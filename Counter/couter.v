==> flow/design.v <==
`timescale 1ns / 1ps
module couter(clk,reset,hours,min,sec);
input clk , reset;
output reg [5:0] hours=0,min=0,sec=0;
always@(posedge clk or posedge reset)begin 
if(reset)
    {hours,min,sec}=0;
 else 
    begin 
      if(sec==6'd59)
          begin 
             sec<=0;
      if(min==6'd59)
         begin min<=0;
      if(hours==6'd23)
            hours<=0;
       else
          hours<=hours+1'd1;
       end
       else
           min<= min+1'd1; 
       end 
        else
           sec<=sec+1'd1; 
       end 
end  
endmodule 
# From RTL to reports: couter
# The steps from the RTL of couter to its reports follow in flow order.
# Lines are those of the file above, counted from 1.
# Cell names lack the library's common part.
# Not given: -
# inputs
top	couter
clk_port	clk
lib	sky130hd
lib_corner	tt_025C_1v80

# Word-level counts
# Counts by Yosys on the flattened word-level netlist (proc, flatten, opt, wreduce; memories kept). Register bits leave out memories and registers merged into their read ports (data or address); mux counts leave out enables and synchronous resets folded into registers. Print and check cells are left out. Cells with the same type and inputs are merged into one.
# word_totals
reg_bits	18
latchBits	0
ram_bits	0
mem_bits_ro	0
clocked_rd_ports_x_width	0
mem_count	0
input_bits	2
out_inout_bits	18
# classes
add_sub_neg	3
n_mul	0
n_div	0
compare	0
equal	3
shifts	0
mux	3
n_logic	0
n_reduce_logical	1
# ops
operator	n
adder 6 x 1 -> 6 bit (second input constant)	3
2-to-1 mux 6 bit	3
equality test 6 bit (second input constant)	2
equality test 6 x 5 -> 1 bit (second input constant)	1
AND reduction 2 bit	1

# Depth
# Longest topological path by Yosys (ltp), each cell counted once; first at word level (registers and memories cut), then after technology mapping (sequential cells cut; the memories' decode and read muxes count).
# depth
depth_word	2
abc_area	0
mapped_depth	6
ltp_nobuf	5

# Synthesis result
# Source: synth_stat.txt of the flow (Yosys; design flattened, memories mapped). It holds for the ABC_AREA given above (unset counts as 0); a run with the other value may have another netlist.
# Totals and module areas in this step are rounded.
# types
cell_type	n	type_area_um2
dfrtp_1	18	450.432
nand2_1	13	48.797
ha_1	3	37.536
o21ai_0	6	30.029
nand3_1	5	25.024
mux2_2	2	22.522
o31ai_1	3	22.522
nand4_4	1	21.27
nor2_1	5	18.768
xnor2_1	2	17.517
xor2_1	2	17.517
a21o_1	2	15.014
o211ai_1	2	15.014
and2_1	2	12.512
and3_1	2	12.512
nand4_1	2	12.512
nor2b_1	2	12.512
and4b_2	1	11.261
# Not listed: further types 12, cells in them 14.
# mapped
stdcells	87
yosys_area_mm2	0.0009021
ffs	18

# Path before layout
# OpenSTA on the mapped netlist: ideal clock, no wires. The path of least setup slack (recovery checks aside). Input and output delay are each 20% of the period. Register names are those of the netlist, which keeps one name where synthesis merged equal registers.
# synth_timing
path_kind	reg-to-reg
start	register sec[0]
end	register min[2]
tclk_ns	1.89
t_arrival_ns	1.673
required_time_ns	1.765
slack_ns	0.093
delay_ns	1.798
stages	7
synth_period_reached_ns	1.797
# "delay_ns" is the arrival time less input delay plus setup time.
# "stages": output pins that drive a net of the path, with the launching flip-flop's if there is one; two outputs of one cell count as two.
# "synth_period_reached_ns" is the clock period less the worst setup slack; recovery checks do not enter. This is arithmetic on one report: input and output delays are still those of the set period (20% each).
# The rows between start and end are the longest chain of elaborated cells between them; the timing report does not say that the signal goes this way. Where chains are equally long, one stands for them.
# A line is the first line of the expression or statement that the cell stems from. Yosys adds cells for indexed reads and writes and turns some case tables into memories.
# synth_between
path_cell_list	dfrtp_1 ha_1 and4b_2 and2_1 buf_2 nand2_1 mux2_2
elab_chain_cells	1
cells_between	1
lines_between	1
classes_between	eq/ne: 1
# synth_lines
element	line	text
from (decl)	4	output reg [5:0] hours=0,min=0,sec=0;
from (assign)	12	sec<=0;
from (assign)	24	sec<=sec+1'd1;
equality test 6 bit	10	if(sec==6'd59)
to (assign)	14	begin min<=0;
to (assign)	21	min<= min+1'd1;
to (decl)	4

# Timing after layout
# Path of least setup slack in the final report of stored run 1 (OpenROAD, finished layout, wires in). Where an end is a register, its clock arrival counts in the times.
# layout_timing
path_kind	reg-to-output
start	register sec[4]
end	output sec[4]
tclk_ns	3.53
output_delay_ns	0.71
t_arrival_ns	1.45
required_time_ns	2.82
slack_ns	1.37
stages	2
# layout_between
path_cell_list	dfrtp_1 clkdlybuf4s50_1
elab_chain_cells	0
cells_between	0
lines_between	0
# layout_lines
element	line	text
from (decl)	4	output reg [5:0] hours=0,min=0,sec=0;
from (assign)	12	sec<=0;
from (assign)	24	sec<=sec+1'd1;
to (decl)	4

Lab notebook: couter

Record of 2 stored runs of the RTL-to-layout flow on couter, platform sky130hd. The runs are unordered. Constraints: input delay and output delay 20% of the set period each, output load 0.01 pF.
"timing.achieved_period_ns" = clock period - worst setup slack. The figure is calculated, with input and output delays left at 20% of the set period.
"timing.worst_path_ns" is the time allowed to the run's worst setup path (the clock period less input and output delay, where it has them) less its slack. Clock arrival times count: a late capture clock shortens it, a late launch clock lengthens it.
"power_total_w" is the tool's figure for a default switching activity; nothing was simulated.
Results are given in rounded form.

Stored run 1, flow files:
==> flow/run.sh <==
#!/bin/bash
# the make line also repeats the synthesis and layout settings of config.mk as NAME=value (left out here)
make -C /OpenROAD-flow-scripts/flow DESIGN_CONFIG=/design/flow/config.mk WORK_HOME=/design/flow/orfs CLKGATE_MAP_FILE= finish
==> flow/config.mk <==
export PLATFORM = sky130hd
export DESIGN_NAME = couter
export DESIGN_NICKNAME = couter
export VERILOG_FILES = /design/flow/design.v
export SDC_FILE = /design/flow/constraint.sdc
export NUM_CORES = 4
export LEC_CHECK = 0
export CAP_MARGIN = 5
export CELL_PAD_IN_SITES_DETAIL_PLACEMENT = 0
export CORE_MARGIN = 2
export CORE_UTILIZATION = 49
export CTS_CLUSTER_SIZE = 87
export PLACE_DENSITY = 0.47
export SETUP_SLACK_MARGIN = -0.15
export SLEW_MARGIN = 20
==> flow/constraint.sdc <==
create_clock -name core_clock -period 3.53 [get_ports {clk}]
set_input_delay 0.7060 -clock core_clock [delete_from_list [all_inputs] [get_ports {clk}]]
set_output_delay 0.7060 -clock core_clock [all_outputs]
set_load 0.01 [all_outputs]

==> results of stored run 1, as CSV <==
result,value
power_total_w,0.0003386
fin_tns_ns,0.000
design.die.area_mm2,0.0022
synthArea_mm2,0.0009021
fin_hold_ws_ns,0.522
timing.worst_path_ns,1.45
timing.worst_path_kind,"reg-to-output"
timing.achieved_period_ns,2.156
final_util_pct,65.9
stdcell_area_mm2,0.001139
worstSetupSlack_ns,1.374

Stored run 2, flow files:
==> flow/run.sh <==
#!/bin/bash
# the make line also repeats the synthesis and layout settings of config.mk as NAME=value (left out here)
make -C /OpenROAD-flow-scripts/flow DESIGN_CONFIG=/design/flow/config.mk WORK_HOME=/design/flow/orfs CLKGATE_MAP_FILE= finish
==> flow/config.mk <==
export PLATFORM = sky130hd
export DESIGN_NAME = couter
export DESIGN_NICKNAME = couter
export VERILOG_FILES = /design/flow/design.v
export SDC_FILE = /design/flow/constraint.sdc
export NUM_CORES = 4
export LEC_CHECK = 0
export CAP_MARGIN = 20
export CORE_MARGIN = 2
export CORE_UTILIZATION = 37
export SLEW_MARGIN = 20
==> flow/constraint.sdc <==
create_clock -name core_clock -period 2.18 [get_ports {clk}]
set_input_delay 0.4360 -clock core_clock [delete_from_list [all_inputs] [get_ports {clk}]]
set_output_delay 0.4360 -clock core_clock [all_outputs]
set_load 0.01 [all_outputs]

==> results of stored run 2, as CSV <==
result,value
power_total_w,0.0005454
timing.achieved_period_ns,1.870
fin_tns_ns,0.000
timing.worst_path_ns,1.43
timing.worst_path_kind,"reg-to-output"
worstSetupSlack_ns,0.310
synthArea_mm2,0.0009021
design.die.area_mm2,0.002849
final_util_pct,51.0
stdcell_area_mm2,0.00115
fin_hold_ws_ns,0.522
